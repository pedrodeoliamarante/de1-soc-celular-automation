==> flow/design.v <==
module cellSelector(
  input clk,
  input logic [3:0] counterValue1,
  input logic [3:0] counterValue2,
  input logic reset,
  input logic KEY,
  input logic [15:0][15:0] prevGame,
  output logic [15:0][15:0] userInput
);
integer decimalValue1;
integer decimalValue2;
logic debug;
always_comb begin
  decimalValue1 = $unsigned(counterValue1);
  decimalValue2 = $unsigned(counterValue2);
  if (KEY) debug= ~(userInput[decimalValue1][decimalValue2]);
  else debug = userInput[decimalValue1][decimalValue2];
end
always_ff @(posedge clk) begin
    if (reset) begin
      userInput <= prevGame;
		end
    else if (!reset)
      userInput[decimalValue1][decimalValue2] <= debug;
  end
endmodule
## Step by step through the tools: cellSelector

The steps from the RTL of cellSelector to its reports follow in flow order.
Line numbers count from 1 in the design file above.
Cell names lack the library's common part.
A cell with -- has no value.

| inputs | value |
|---|---|
| top module | cellSelector |
| clock port | clk |
| standard-cell library | sky130hd |
| corner | tt_025C_1v80 |

## Elaborated design

Counts by Yosys on the flattened word-level netlist (proc, flatten, opt, wreduce; memories kept). Register bits leave out memories and registers merged into their read ports (data or address); mux counts leave out enables and synchronous resets folded into registers. Print and check cells are left out. Cells with the same type and inputs are merged into one.

| cells by class | value |
|---|---|
| add/subtract/negate cells | 2 |
| shifts and indexed selects | 3 |
| multiplexer cells | 2 |
| bitwise logic cells | 4 |

Operators by type and width:

| kind | number |
|---|---|
| 1-bit by 33-bit variable shift with 256-bit output | 1 |
| 1-bit by 33-bit variable shift with 256-bit output with constant A | 1 |
| 256-bit bitwise AND | 1 |
| 256-bit bitwise OR | 1 |
| 256-bit by 32-bit variable part select with 1-bit output | 1 |
| 256-bit NOT | 1 |
| 256-bit 2-to-1 mux | 1 |
| 9-bit negation with 33-bit output | 1 |
| 8-bit by 4-bit adder with 9-bit output | 1 |
| 1-bit NOT | 1 |
| 1-bit 2-to-1 mux | 1 |

| word-level totals | value |
|---|---|
| register bits after elaboration | 256 |
| input bits | 267 |
| output and inout port bits | 256 |
| cells after elaboration | 12 |

## Longest topological paths

Longest topological path by Yosys (ltp), each cell counted once; first at word level (registers and memories cut), then after technology mapping (sequential cells cut; the memories' decode and read muxes count).

| depth | value |
|---|---|
| word-level depth | 7 |
| ABC_AREA | 0 |
| depth in mapped cells | 17 |
| gate-level depth less buffers | 11 |

## Mapped cells and area

The flow's flattened synthesis, as Yosys stat reports it; memories are mapped. The netlist is that of the ABC_AREA named above (0 if unset); the other value can give another one.

| mapped netlist | value |
|---|---|
| standard cells after synthesis | 1,751 |
| synthesis area | 0.0144126 mm^2 |
| area of sequential cells | 0.0051249 mm^2 |
| flip-flops | 256 |
| buffer cells | 153 |

Cell types:

| cell | number | total area (um^2) |
|---|---|---|
| dfxtp_1 | 256 | 5.12E+03 |
| mux4_2 | 51 | 1.15E+03 |
| a31oi_1 | 153 | 957.168 |
| nand2_1 | 251 | 942.154 |
| and2_1 | 142 | 888.352 |
| o21ai_0 | 160 | 800.768 |
| nor2_1 | 130 | 487.968 |
| clkbuf_1 | 107 | 401.635 |
| mux2i_1 | 38 | 380.365 |
| a21oi_1 | 64 | 320.307 |
| o22ai_1 | 45 | 281.52 |
| or2_2 | 44 | 275.264 |
| a221o_1 | 22 | 220.211 |
| nor3b_1 | 22 | 165.158 |
| a21o_1 | 21 | 157.651 |
| o31ai_2 | 11 | 137.632 |
| nand3_1 | 24 | 120.115 |
| o211ai_2 | 9 | 112.608 |

Other cell types: 51; their cells: 201.

## Path before layout

Source: OpenSTA report_checks on the synthesized netlist (no wires, ideal clock, input and output delay 20% of the period each), path of least setup slack; recovery checks are left aside. Register names are those of the netlist, which keeps one name where synthesis merged equal registers.

| path post-synthesis | value |
|---|---|
| path kind | input port to flip-flop |
| from | input counterValue2[0] |
| to | register userInput |
| period | 3.82 ns |
| input delay | 0.764 ns |
| setup time | 0.124 ns |
| launch time at the first pin | 0.764 ns |
| arrival time | 3.567 ns |
| required time | 3.696 ns |
| slack | 0.129 ns |
| delay of the path | 2.927 ns |
| driving pins on the path | 16 |
| path buffers | 7 |
| synthesis period reached | 3.691 ns |

"delay of the path" is the arrival time less input delay plus setup time.
"driving pins on the path": output pins that drive a net of the path, with the launching flip-flop's if there is one; two outputs of one cell count as two.
"synthesis period reached" is the clock period less the worst setup slack; recovery checks do not enter. This is arithmetic on one report: input and output delays are still those of the set period (20% each).
An end named without its bit number is one bit of that signal or, where synthesis recoded a state register, one of its new flip-flops.
The rows between start and end are the longest chain of elaborated cells between them; the timing report does not say that the signal goes this way. Where chains are equally long, one stands for them.
A line is the first line of the expression or statement that the cell stems from. Yosys adds cells for indexed reads and writes and turns some case tables into memories.

| on the way, post-synthesis | value |
|---|---|
| cell sequence | buf_6 buf_12 buf_8 buf_6 buf_4 inv_1 ha_1 nor2b_1 nand2_1 o21ai_0 nor2b_1 clkbuf_1 clkbuf_1 nand2_1 a31oi_1 o21ai_0 |
| cells in the longest elaborated chain | 7 |
| elaborated cells on any way between the ends | 11 |
| those cells by class | 2 x add/sub; 3 x shift; 2 x mux; 4 x logic |

RTL lines, path post-synthesis:

| item | line | text |
|---|---|---|
| start: declaration | 4 | `input logic [3:0] counterValue2,` |
| 8-bit by 4-bit adder with 9-bit output | 24 | `userInput[decimalValue1][decimalValue2] <= debug;` |
| 9-bit negation with 33-bit output | 24 |  |
| 1-bit by 33-bit variable shift with 256-bit output | 24 |  |
| 256-bit NOT | 24 |  |
| 256-bit bitwise AND | 24 |  |
| 256-bit bitwise OR | 24 |  |
| 256-bit 2-to-1 mux | 20 | `if (reset) begin` |
| end: assignment | 21 | `userInput <= prevGame;` |
| end: assignment | 24 |  |
| end: declaration | 8 | `output logic [15:0][15:0] userInput` |

## Worst path after layout

Path of least setup slack in the final report of flow run A (OpenROAD, finished layout, wires in). Where an end is a register, its clock arrival counts in the times.

| path post-layout | value |
|---|---|
| path kind | input port to flip-flop |
| from | input counterValue2[0] |
| to | register userInput |
| period | 3.5 ns |
| input delay | 0.70 ns |
| setup time | 0.10 ns |
| launch time at the first pin | 0.70 ns |
| arrival time | 3.63 ns |
| required time | 3.94 ns |
| slack | 0.31 ns |
| driving pins on the path | 12 |
| path buffers | 4 |

An end named without its bit number is one bit of that signal or, where synthesis recoded a state register, one of its new flip-flops.
The rows between start and end are the longest chain of elaborated cells between them; the timing report does not say that the signal goes this way. Where chains are equally long, one stands for them.

| on the way, post-layout | value |
|---|---|
| cell sequence | buf_6 buf_12 mux4_2 mux2i_1 mux2i_1 a22o_1 a2bb2oi_1 xnor2_1 buf_4 o22a_4 buf_12 o21ai_0 |
| cells in the longest elaborated chain | 7 |
| elaborated cells on any way between the ends | 11 |
| those cells by class | 2 x add/sub; 3 x shift; 2 x mux; 4 x logic |

RTL lines, path post-layout:

| item | line | text |
|---|---|---|
| start: declaration | 4 | `input logic [3:0] counterValue2,` |
| 8-bit by 4-bit adder with 9-bit output | 24 | `userInput[decimalValue1][decimalValue2] <= debug;` |
| 9-bit negation with 33-bit output | 24 |  |
| 1-bit by 33-bit variable shift with 256-bit output | 24 |  |
| 256-bit NOT | 24 |  |
| 256-bit bitwise AND | 24 |  |
| 256-bit bitwise OR | 24 |  |
| 256-bit 2-to-1 mux | 20 | `if (reset) begin` |
| end: assignment | 21 | `userInput <= prevGame;` |
| end: assignment | 24 |  |
| end: declaration | 8 | `output logic [15:0][15:0] userInput` |

Subject: cellSelector on sky130hd, stored results

Hello all,

Measured data: module cellSelector, platform sky130hd, 2 stored runs of the flow under differing settings, order arbitrary. Input and output delays are each 20% of the period that was set; the output load is 0.01 pF.
"achieved clock period" is the run's clock period less its worst setup slack. It is reckoned from that one timing run; input and output delays stay at 20% of the period that was set.
By "critical path time" is meant the share of the clock period that the worst setup path is allowed (20% is reserved at inputs, 20% at outputs), minus its slack. Clock arrival times at its registers enter into it.
"power consumption" rests on the timing tool's default activity at the inputs, not on a simulated workload.

#### Flow run A

| setting | value |
|---|---|
| period_ns | `3.5` |
| CORE_UTILIZATION | `55` |
| PLACE_DENSITY | `0.51` |
| HOLD_SLACK_MARGIN | `0.14` |
| CORE_ASPECT_RATIO | `0.78` |
| GPL_ROUTABILITY_DRIVEN | `0` |
| CTS_CLUSTER_SIZE | `19` |
| CAP_MARGIN | `0` |
| SLEW_MARGIN | `35` |
| CORE_MARGIN | `2` |

| result | value |
|---|---|
| area of the synthesized netlist | 0.0144126 mm^2 |
| die area | 0.0275251 mm^2 |
| standard-cell area after routing | 0.0214856 mm^2 |
| post-layout utilization | 83.2% |
| setup slack of the worst path | 0.311 ns |
| setup total negative slack | 0.000 ns |
| final worst hold slack | 0.505 ns |
| power consumption | 8.891 mW |
| achieved clock period | 3.189 ns |
| critical path time | 2.49 ns |
| worst setup path type | input port to flip-flop |

#### Flow run B

| setting | value |
|---|---|
| period_ns | `7.05` |
| CORE_UTILIZATION | `21` |
| PLACE_DENSITY_LB_ADDON | `0.25` |
| TNS_END_PERCENT | `20` |
| GPL_TIMING_DRIVEN | `1` |
| GPL_ROUTABILITY_DRIVEN | `1` |
| CTS_CLUSTER_DIAMETER | `156` |
| CAP_MARGIN | `15` |
| SLEW_MARGIN | `40` |
| CORE_MARGIN | `2` |

| result | value |
|---|---|
| area of the synthesized netlist | 0.0144126 mm^2 |
| die area | 0.0707427 mm^2 |
| standard-cell area after routing | 0.0215857 mm^2 |
| post-layout utilization | 31.6% |
| setup slack of the worst path | 1.729 ns |
| setup total negative slack | 0.000 ns |
| final worst hold slack | 0.497 ns |
| power consumption | 4.932 mW |
| achieved clock period | 5.321 ns |
| critical path time | 3.91 ns |
| worst setup path type | input port to flip-flop |

Thanks

==> flow/design.v <==
module bigSync(
  input logic clk,
  input logic [15:0][15:0] KEY,
  output logic [15:0][15:0] sync_KEY_out
);
	logic [15:0][15:0] sync_KEY;
  always_ff @(posedge clk) begin
   sync_KEY <= KEY;
	sync_KEY_out <= sync_KEY;
  end
endmodule  
* Reports on bigSync *
What the tools print for bigSync, step after step.
Lines are those of the file above, counted from 1.
Operators carry their Yosys type and port widths (W data, S select, Z words).
Cell names lack the library's common part.
A cell with - has no value.

inputs
  top module = bigSync
  clock = clk
  library = sky130hd
  corner = tt_025C_1v80

* Word level *
Counts by Yosys on the flattened word-level netlist (proc, flatten, opt, wreduce; memories kept). Register bits leave out memories and registers merged into their read ports (data or address); mux counts leave out enables and synchronous resets folded into registers. Print and check cells are left out. Cells with the same type and inputs are merged into one.

storage and ports
  output and inout port bits = 256
  bits in registers = 512

* Longest topological paths *
Longest topological path by Yosys (ltp), each cell counted once; first at word level (registers and memories cut), then after technology mapping (sequential cells cut; the memories' decode and read muxes count).

logic depth
  depth after elaboration = 0
  ABC_AREA = 0
  mapped depth = 0

* After synthesis *
Yosys stat after the flow's synthesis: flattened, memories mapped to cells. It holds for the ABC_AREA given above (unset counts as 0); a run with the other value may have another netlist.
Totals and module areas in this step are rounded.

cell types
  cell     count  area in all (um2)
  dfxtp_1  512    1.02E+04

mapped netlist
  cell count = 512
  cell area after synthesis = 10200 um2
  buffers = 0
  area of sequential cells = 10200 um2
  flip-flop cells = 512

* Worst setup path after synthesis *
Source: OpenSTA report_checks on the synthesized netlist (no wires, ideal clock, input and output delay 20% of the period each), path of least setup slack; recovery checks are left aside. Register names are those of the netlist, which keeps one name where synthesis merged equal registers.

timing post-synthesis
  kind = register to output
  start = register sync_KEY_out
  end = output sync_KEY_out
  period = 0.403 ns
  external output delay = 0.081 ns
  required time = 0.322 ns
  arrival = 0.331 ns
  buffers on the path = 0
  path delay = 0.331 ns
  stages on the path = 1
  time at the first pin = 0.000 ns
  slack = -0.008 ns
  period reached after synthesis = 0.411 ns

"path delay" = arrival - input delay + setup time.
At an output port there is no setup time.
"stages on the path": output pins that drive a net of the path, with the launching flip-flop's if there is one; two outputs of one cell count as two.
"period reached after synthesis" is the clock period less the worst setup slack; recovery checks do not enter. This is arithmetic on one report: input and output delays are still those of the set period (20% each).
Where an end lacks its bit number, it is one bit of the signal, or one of the new flip-flops if synthesis recoded a state register.

between the ends, post-synthesis
  cell sequence = dfxtp_1
  cells in the longest elaborated chain = 0
  elaborated cells on any way between the ends = 0
  source lines of those cells = 0

RTL lines, path post-synthesis
  element        line  RTL
  from (decl)    4     output logic [15:0][15:0] sync_KEY_out
  from (assign)  9     sync_KEY_out <= sync_KEY;
  to (decl)      4

* Path in the finished layout *
Path of least setup slack in the final report of run 1 (OpenROAD, finished layout, wires in). Where an end is a register, its clock arrival counts in the times.

timing post-layout
  kind = register to output
  start = register sync_KEY_out
  end = output sync_KEY_out
  time at the first pin = 0.52 ns
  slack = -0.64 ns
  external output delay = 0.08 ns
  required time = 0.33 ns
  period = 0.414 ns
  arrival = 0.97 ns
  buffers on the path = 1
  stages on the path = 2

Where an end lacks its bit number, it is one bit of the signal, or one of the new flip-flops if synthesis recoded a state register.

between the ends, post-layout
  cell sequence = dfxtp_1 buf_2
  cells in the longest elaborated chain = 0
  elaborated cells on any way between the ends = 0
  source lines of those cells = 0

RTL lines, path post-layout
  element        line  RTL
  from (decl)    4     output logic [15:0][15:0] sync_KEY_out
  from (assign)  9     sync_KEY_out <= sync_KEY;
  to (decl)      4

# Flow runs of bigSync

Stored flow runs of bigSync (2 of them; Yosys, OpenROAD, sky130hd). They differ in their settings and are not a sequence. Constraints: input delay and output delay 20% of the set period each, output load 0.01 pF.
"reached clock period": clock period set for the run, less the worst setup slack. It is reckoned from that one timing run; input and output delays stay at 20% of the period that was set.
By "critical setup path time" is meant the share of the clock period that the worst setup path is allowed (20% is reserved at inputs, 20% at outputs), minus its slack. Clock arrival times at its registers enter into it.
"total power after layout" rests on the timing tool's default activity at the inputs, not on a simulated workload.
Values from the reports are rounded here.
Among the settings, -- means not set for that run.

item                                   run 1               run 2
period_ns                              0.414               0.608
SETUP_SLACK_MARGIN                     0.0                 0.1
CAP_MARGIN                             20                  40
CORE_MARGIN                            2                   2
CORE_UTILIZATION                       40                  18
SLEW_MARGIN                            20                  35
PLACE_DENSITY_LB_ADDON                 --                  0.3
CORE_ASPECT_RATIO                      --                  1.54
CELL_PAD_IN_SITES_DETAIL_PLACEMENT     --                  0
ABC_AREA                               --                  1
MIN_ROUTING_LAYER                      --                  met1
worst-case hold slack (ns)             -0.011              -0.006
setup slack of the critical path (ns)  -0.642              -0.517
total power after layout (µW)          102000              72200
Yosys chip area after synthesis (um2)  10200               10200
standard-cell area after layout (um2)  17400               18100
die outline area (um2)                 26900               58900
reached clock period (ns)              1.056               1.125
critical setup path time (ns)          0.97                1.00
worst setup path kind                  register to output  register to output
